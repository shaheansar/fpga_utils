==> flow/design.v <==
module fifo #(parameter DATA_WIDTH=8, parameter DEPTH=128) (input clk, input n_rst, input [DATA_WIDTH - 1:0] data_in, input latch_in,
																				input latch_out, output [DATA_WIDTH - 1:0] data_out, output empty, output full);
reg [DATA_WIDTH - 1:0] fifo_mem[DEPTH];
reg [DATA_WIDTH - 1:0] data_out_reg;
assign data_out = data_out_reg;
reg [$clog2(DEPTH) - 1:0] in_ptr;
reg [$clog2(DEPTH) - 1:0] out_ptr;
assign full = out_ptr == in_ptr + 1;
assign empty = out_ptr == in_ptr;
always @(posedge clk) begin
	if(!n_rst) begin
		in_ptr <= 0;
		out_ptr <= 0;
		fifo_mem[0] <= {DATA_WIDTH{1'b0}};
	end 
	else begin
		if(latch_in && !full) begin
			fifo_mem[in_ptr] <= data_in;
			in_ptr <= in_ptr + 1;
		end
		if(latch_out && !empty) begin
			data_out_reg <= fifo_mem[out_ptr];
			out_ptr <= out_ptr + 1;
		end
	end
end
endmodule
module memory # (parameter DATA_WIDTH=8, parameter DEPTH=2048) (input clk, input n_rst,
																input[$clog2(DEPTH) - 1:0] addr, inout[DATA_WIDTH - 1:0] data,
																input n_rd, input n_oe);
	reg[DATA_WIDTH-1:0] mem[DEPTH];
	reg[DATA_WIDTH-1:0] out_data;
	assign data = n_oe? 'bZ:out_data; 
	always @(posedge clk) begin
		if(!n_rst) begin
			out_data <= 0;
		end else begin
			if(!n_rd) begin  
				out_data <= mem[addr];
			end else begin  
				mem[addr] <= data;
			end
		end
	end
endmodule
module uart_tx#(parameter CLOCK=12000000, parameter BAUDRATE=115200)(output tx_pin,
						input clk, input[32:0] baud_ctr_top, input n_reset,
						input start_write, output reg write_avl, input [7:0] write_data);
localparam baudgen_top_val = CLOCK/BAUDRATE;
reg[32:0] baudgen_ctr;
reg[1:0] write_state;  
reg[9:0] write_reg;  
reg[3:0] shifted_counter;  
reg n_out_en = 0;  
wire baud_clock = (baudgen_top_val == baudgen_ctr);
localparam idle_state = 2'd0;  
localparam read_busy = 2'd1;  
localparam read_fin_state = 2'd2;  
localparam write_busy = 2'd1;  
assign tx_pin = write_reg[0] | n_out_en;  
always @(posedge clk) begin
	if(!n_reset) begin
		baudgen_ctr <= 0;
		shifted_counter <= 0;
		write_reg <= 0;
		write_avl <= 1;
		write_state <= idle_state;
		n_out_en <= 1;  
	end else begin
		baudgen_ctr <= baudgen_ctr + 1;
		if(baudgen_ctr == baudgen_top_val)
			baudgen_ctr <= 0;
		case(write_state)
			idle_state: begin
			 if(start_write) begin
				write_reg <= {1'b1, write_data, 1'b0};
				write_state <= write_busy;
				write_avl <= 0;
				shifted_counter <= 0;
			 end else begin
				write_avl <= 1;
			end
			end
			write_busy: begin  
				if(shifted_counter == 4'd10) begin
					write_state <= idle_state;
					write_avl <= 1;
					n_out_en <= 1;
				end
				if(n_out_en == 1'b1) begin
					if(baud_clock) n_out_en <= 0;
				end
				else if(baud_clock) begin
				write_reg <= {1'b1, write_reg[9:1]};
				shifted_counter <= shifted_counter + 1;
				end
			end
			default: begin
			end
		endcase
	end
end					
endmodule
module uart_rx#(parameter CLOCK=12000000, parameter BAUDRATE=9600)
(input rx_pin, input clk, input start_read, output reg read_avl, output reg busy, input n_reset, output reg[7:0] read_data, output[1:0] dbg_leds);
localparam baudgen_top = CLOCK/BAUDRATE - 1;
localparam oversample_top = CLOCK/BAUDRATE/8 - 1;
reg[32:0] baudgen_ctr;
wire baud_ov_clock = (baudgen_ctr == oversample_top);
localparam state_idle = 4'd0;
localparam state_waiting_for_start = 4'd1;
localparam state_shifting_data = 4'd2;
localparam state_data_in_reg = 4'd3;
reg[3:0] read_state;
reg[1:0] rx_sync;
reg[2:0] rx_win;
reg[3:0] rx_bit;
wire bit_val = (rx_bit > 4);
reg[3:0] rx_bit_ctr;
reg[3:0] rx_bit_ctr2;
reg reset_happened = 0;
always @(posedge clk) begin
	if(!n_reset) begin
	read_state <= state_idle;
	reset_happened <= 1;
	baudgen_ctr <= 0;
	read_data <= 0;
	read_avl <= 0;
	rx_sync <= 2'b11;
	rx_win <= 3'b111;
	rx_bit <= 0;
	rx_bit_ctr <= 0;
	rx_bit_ctr2 <= 0;
	busy <= 0;
	end
	else begin
		if(baudgen_ctr == oversample_top) baudgen_ctr <= 0;
		else baudgen_ctr <= baudgen_ctr + 1;
		if(baud_ov_clock) rx_sync <= {rx_pin, rx_sync[1]};
		if(baud_ov_clock) rx_win <= {rx_sync[0], rx_win[2:1]};  
		case(read_state)
			state_idle: begin
				if(start_read) begin
					read_state <= state_waiting_for_start;
					read_avl <= 0;  
					read_data <= 0;  
					busy <= 1;  
				end
			end
			state_waiting_for_start: begin
				if(rx_win == 0) begin  
					read_state <= state_shifting_data;
				end 
			end
			state_shifting_data: begin
				if(rx_bit_ctr2 < 9) begin  
					if(rx_bit_ctr == 8) begin
						read_data = {bit_val, read_data[7:1]};
						rx_bit_ctr <= 0;
						rx_bit <= 0;  
						rx_bit_ctr2 <= rx_bit_ctr2 + 1;
					end else if(baud_ov_clock) begin
						rx_bit <= rx_bit + rx_win[0];
						rx_bit_ctr <= rx_bit_ctr + 1;
					end
				end else begin
					read_state <= state_idle;
					read_avl <= 1;
					rx_bit <= 0;
					rx_bit_ctr <= 0;
					rx_bit_ctr2 <= 0;
					busy <= 0;  
					rx_win <= 3'b111;  
				end
			end
		endcase
	end
end
assign dbg_leds[0] = reset_happened;
assign dbg_leds[1] = (read_state == state_idle);
endmodule
module utils(clk, leds, tx, rx, n_rst);
input clk;
input rx;
output[7:0] leds;
output tx;
input n_rst;
localparam start = 3'b0;  
localparam init = 3'b1;  
localparam loop_print = 3'd2;  
reg[2:0] state = start;
reg[7:0] counter;
reg[22:0] delay_ctr;
reg[7:0] dbg_counter;
reg[22:0] prescaler;
(* ram_init_file = "utils.mif" *) reg[7:0] uart_buf[16];
reg[3:0] buf_ptr;
reg[32:0] baud_ctr_top;
reg uart_nrst;
reg uart_start_rd;
reg uart_start_wr;
wire uart_read_avl;
wire uart_write_avl;
wire uart_read_busy;
reg[7:0] tx_data;
wire[7:0] rx_data;
reg[7:0] stored_rx_data;
uart_rx rx1(.clk(clk), .rx_pin(rx), .start_read(uart_start_rd), .read_avl(uart_read_avl),
				.n_reset(n_rst), .read_data(rx_data), .busy(uart_read_busy));
assign leds = stored_rx_data;
always @(posedge clk) begin
	if(!n_rst) begin
		state <= init;
		delay_ctr <= 0;
		uart_nrst <= 0;
		uart_start_rd <= 0;
		counter <= 0;
		dbg_counter <= 0;
		stored_rx_data <= 0;
		prescaler <= 0;
	end
	case(state)
		start: begin
			state <= init;
			delay_ctr <= 0;
			uart_nrst <= 0;
			uart_start_rd <= 0;
			counter <= 0;
			dbg_counter <= 0;
			stored_rx_data <= 0;
			prescaler <= 0;
		end
		init: begin
			prescaler <= prescaler + 1;
			if(delay_ctr == 120000) delay_ctr <= 0;
			else delay_ctr <= delay_ctr + 1;
			uart_nrst <= 1;
			if(!uart_read_busy && (delay_ctr == 120000)) uart_start_rd <= 1;
			else uart_start_rd <= 0;
			if(uart_read_avl) stored_rx_data <= rx_data;
		end
	endcase
end
endmodule
Tool chain data of fifo
Tool output for the design above, in the order of the flow.
Line numbers count from 1 in the design file above.
Library cell names are shortened.
A cell with - has no value.
- top module: fifo
- clock input: clk
- cell library: sky130hd
- corner: tt_025C_1v80

Elaborated design
Yosys after proc, flatten, opt, wreduce and memory -nomap, before mapping. Enables and synchronous resets that opt folds into registers are not counted as muxes. Memory bits, and registers merged into a memory's read port (data or address), are not among the register bits. Print and check cells are not counted. Equal cells are merged and count once.
Memory sizes are those after Yosys's memory passes, which may raise the word count (mostly to a power of two), join words into wider ones and drop unused or constant bits.
- noted flip-flop bits (word level): 14
- latch bits at 0
- RAM bits: 1024
- ROM bits: 0
- noted word width x clocked read ports: 8
- memories kept: 1
- bits of input ports: 12
- output and inout bits at 10
- noted cells after elaboration: 23
- add/subtract/negate cells: 2
- multipliers: 0
- div/mod/pow operators at 0
- order comparisons at 0
- equality and inequality tests: 2
- noted shift operators: 0
- mux-type cells at 10
- bitwise logic cells at 0
- reduce/logical cells at 6
- memory list (memory ; depth ; width ; rd ports ; wr ports ; RTL line ; source):
    fifo_mem ; 128 ; 8 ; 1 ; 1 ; 3 ; reg [DATA_WIDTH - 1:0] fifo_mem[DEPTH];
- operators by type and width (kind ; count):
    equality test 7 x 32 -> 1 bit ; 1
    two-way mux 8 bit ; 3
    two-way mux 7 bit ; 3
    adder 7 x 1 -> 8 bit with constant B ; 1
    OR reduction 8 bit ; 1
    adder 7 x 1 -> 7 bit with constant B ; 1
    equality test 7 bit ; 1
    two-way mux 1 bit ; 4
    logical AND 1 bit ; 2
    logical NOT 1 bit ; 2
    AND reduction 2 bit ; 1

Logic depth
Depth = most cells in a row (Yosys ltp): at word level without a register or memory, in the mapped netlist without a sequential cell, where the memories' decode and read muxes count.
- depth in word-level cells: 8
- ABC_AREA at 0
- noted depth in mapped cells: 12
- gate-level depth less buffers at 8

Synthesis result
The flow's flattened synthesis, as Yosys stat reports it; memories are mapped. The netlist is that of the ABC_AREA named above (0 if unset); the other value can give another one.
Totals and module areas in this step are rounded.
- mapped cells at 2055
- mapped area: 41400 um^2
- area of sequential cells: 31300 um^2
- noted mapped flip-flops: 1046
- buffers: 118
- cells by type (type ; count ; total area (um^2)):
    edfxtp_1 ; 1032 ; 3.1E+04
    mux4_2 ; 225 ; 5067.36
    mux2i_1 ; 109 ; 1.09E+03
    nor2_1 ; 170 ; 638.112
    dfxtp_1 ; 14 ; 280.269
    buf_2 ; 50 ; 250.24
    nand2_1 ; 65 ; 243.984
    buf_4 ; 28 ; 210.202
    mux2_2 ; 18 ; 202.694
    mux4_1 ; 7 ; 183.926
    nor2b_1 ; 26 ; 162.656
    buf_6 ; 13 ; 146.39
    nand3_1 ; 26 ; 130.125
    a21oi_1 ; 23 ; 115.11
    xor2_1 ; 13 ; 113.859
    a211oi_1 ; 15 ; 112.608
    a22oi_1 ; 14 ; 105.101
    o21ai_0 ; 19 ; 95.091
Other cell types: 41; their cells: 188.

Path before layout
Source: OpenSTA report_checks on the synthesized netlist (no wires, ideal clock, input and output delay 20% of the period each), path of least setup slack; recovery checks are left aside. Register names are those of the netlist, which keeps one name where synthesis merged equal registers.
- kind: flip-flop to flip-flop
- from: register in_ptr[0]
- to: memory fifo_mem[0][2]
- noted clock period: 4670 ps
- library setup time: 537 ps
- noted time at the first pin: 0 ps
- noted data arrival time: 3419 ps
- required time: 4133 ps
- path slack: 715 ps
- delay of the path: 3956 ps
- stages on the path at 9
- noted path buffers: 2
- synthesis period reached at 3955 ps
"delay of the path" = arrival - input delay + setup time.
"stages on the path": output pins that drive a net of the path, with the launching flip-flop's if there is one; two outputs of one cell count as two.
"synthesis period reached" is the clock period less the worst setup slack; recovery checks do not enter. This is arithmetic on one report: input and output delays are still those of the set period (20% each).
The rows between start and end are the longest chain of elaborated cells between them; the timing report does not say that the signal goes this way. Where chains are equally long, one stands for them.
A line is the first line of the expression or statement that the cell stems from. Yosys adds cells for indexed reads and writes and turns some case tables into memories.
The path ends at the data pin of a flip-flop with enable; ways to the enable are not counted.
- path through: dfxtp_1 -> ha_1 -> and2_1 -> a211o_1 -> a31oi_1 -> o31a_1 -> buf_2 -> clkbuf_1 -> and3_1
- noted cells in the longest elaborated chain: 8
- elaborated cells between the ends (all ways): 10
- classes of those cells: add/sub: 1; eq/ne: 1; mux: 5; reduce/logical: 3
- RTL lines, path post-synthesis (item ; RTL line ; source):
    from (decl) ; 6 ; reg [$clog2(DEPTH) - 1:0] in_ptr;
    from (assign) ; 12 ; in_ptr <= 0;
    from (assign) ; 19 ; in_ptr <= in_ptr + 1;
    adder 7 x 1 -> 8 bit ; 8 ; assign full = out_ptr == in_ptr + 1;
    equality test 7 x 32 -> 1 bit ; 8 ;
    logical NOT 1 bit ; 17 ; if(latch_in && !full) begin
    logical AND 1 bit ; 17 ;
    two-way mux 1 bit ; 17 ;
    two-way mux 1 bit ; 11 ; if(!n_rst) begin
    OR reduction 8 bit ; - ;
    two-way mux 8 bit ; - ;
    to (decl) ; 3 ; reg [DATA_WIDTH - 1:0] fifo_mem[DEPTH];

Timing after layout
Path of least setup slack in the final report of run 1 (OpenROAD, finished layout, wires in). Where an end is a register, its clock arrival counts in the times.
The report prints the path's times to 10 ps; the period is as set.
- kind: flip-flop to output port
- from: register out_ptr[3]
- to: output port full
- noted clock period: 2740 ps
- external output delay at 550 ps
- noted time at the first pin: 700 ps
- noted data arrival time: 2320 ps
- required time: 2190 ps
- path slack: -130 ps
- stages on the path at 7
- noted path buffers: 2
The rows between start and end are the longest chain of elaborated cells between them; the timing report does not say that the signal goes this way. Where chains are equally long, one stands for them.
- path through: dfxtp_4 -> xor2_2 -> xor2_1 -> o2111ai_2 -> nor3_2 -> buf_4 -> buf_6
- noted cells in the longest elaborated chain: 1
- elaborated cells between the ends (all ways): 1
- noted RTL lines with such cells: 1
- classes of those cells: eq/ne: 1
- RTL lines, path after layout (item ; RTL line ; source):
    from (decl) ; 7 ; reg [$clog2(DEPTH) - 1:0] out_ptr;
    from (assign) ; 13 ; out_ptr <= 0;
    from (assign) ; 23 ; out_ptr <= out_ptr + 1;
    equality test 7 x 32 -> 1 bit ; 8 ; assign full = out_ptr == in_ptr + 1;
    to (decl) ; 2 ; input latch_out, output [DATA_WIDTH - 1:0] data_out, output empty, output full);

2 stored runs of fifo in the flow (synthesis by Yosys, layout by OpenROAD, sky130hd cells), in arbitrary order. Constraints: input delay and output delay 20% of the set period each, output load 0.01 pF.
"period achieved" is the run's clock period less its worst setup slack. It is reckoned from that one timing run; input and output delays stay at 20% of the period that was set.
"time on the worst setup path" is the time allowed to the run's worst setup path (the clock period less input and output delay, where it has them) less its slack. Clock arrival times count: a late capture clock shortens it, a late launch clock lengthens it.
By "overall power" is meant OpenSTA's value without simulated activity: inputs other than the clock are taken to toggle once in ten clock periods, and the tool carries that through the logic.
"time on the worst setup path" is known to 10 ps.
The measured numbers are rounded.

Run 1
Settings were period_ns = 2.74; CAP_MARGIN = 20; CORE_MARGIN = 2; CORE_UTILIZATION = 40; SLEW_MARGIN = 20
- noted the post-synthesis cell area: 41400 um^2
- noted the utilization of the finished layout: 49.1 %
- setup slack of the worst path at -126 ps
- standard-cell area after routing at 50600 um^2
- noted the time on the worst setup path: 2320 ps
- worst path kind: flip-flop to output port
- period achieved at 2866 ps
- final setup TNS at -11700 ps
- overall power: 39900 uW
- area of the die: 106000 um^2
- worst-case hold slack at 659 ps

Run 2
Settings were period_ns = 5.87; CORE_UTILIZATION = 54; PLACE_DENSITY_LB_ADDON = 0.26; CELL_PAD_IN_SITES_GLOBAL_PLACEMENT = 1; CELL_PAD_IN_SITES_DETAIL_PLACEMENT = 0; GPL_ROUTABILITY_DRIVEN = 0; CTS_CLUSTER_SIZE = 41; CAP_MARGIN = 20; SLEW_MARGIN = 0; CORE_MARGIN = 2
- noted the post-synthesis cell area: 41400 um^2
- noted the utilization of the finished layout: 60.6 %
- setup slack of the worst path at 1560 ps
- standard-cell area after routing at 46000 um^2
- noted the time on the worst setup path: 3140 ps
- worst path kind: flip-flop to output port
- period achieved at 4312 ps
- final setup TNS at 0 ps
- overall power: 17500 uW
- area of the die: 78900 um^2
- worst-case hold slack at 660 ps
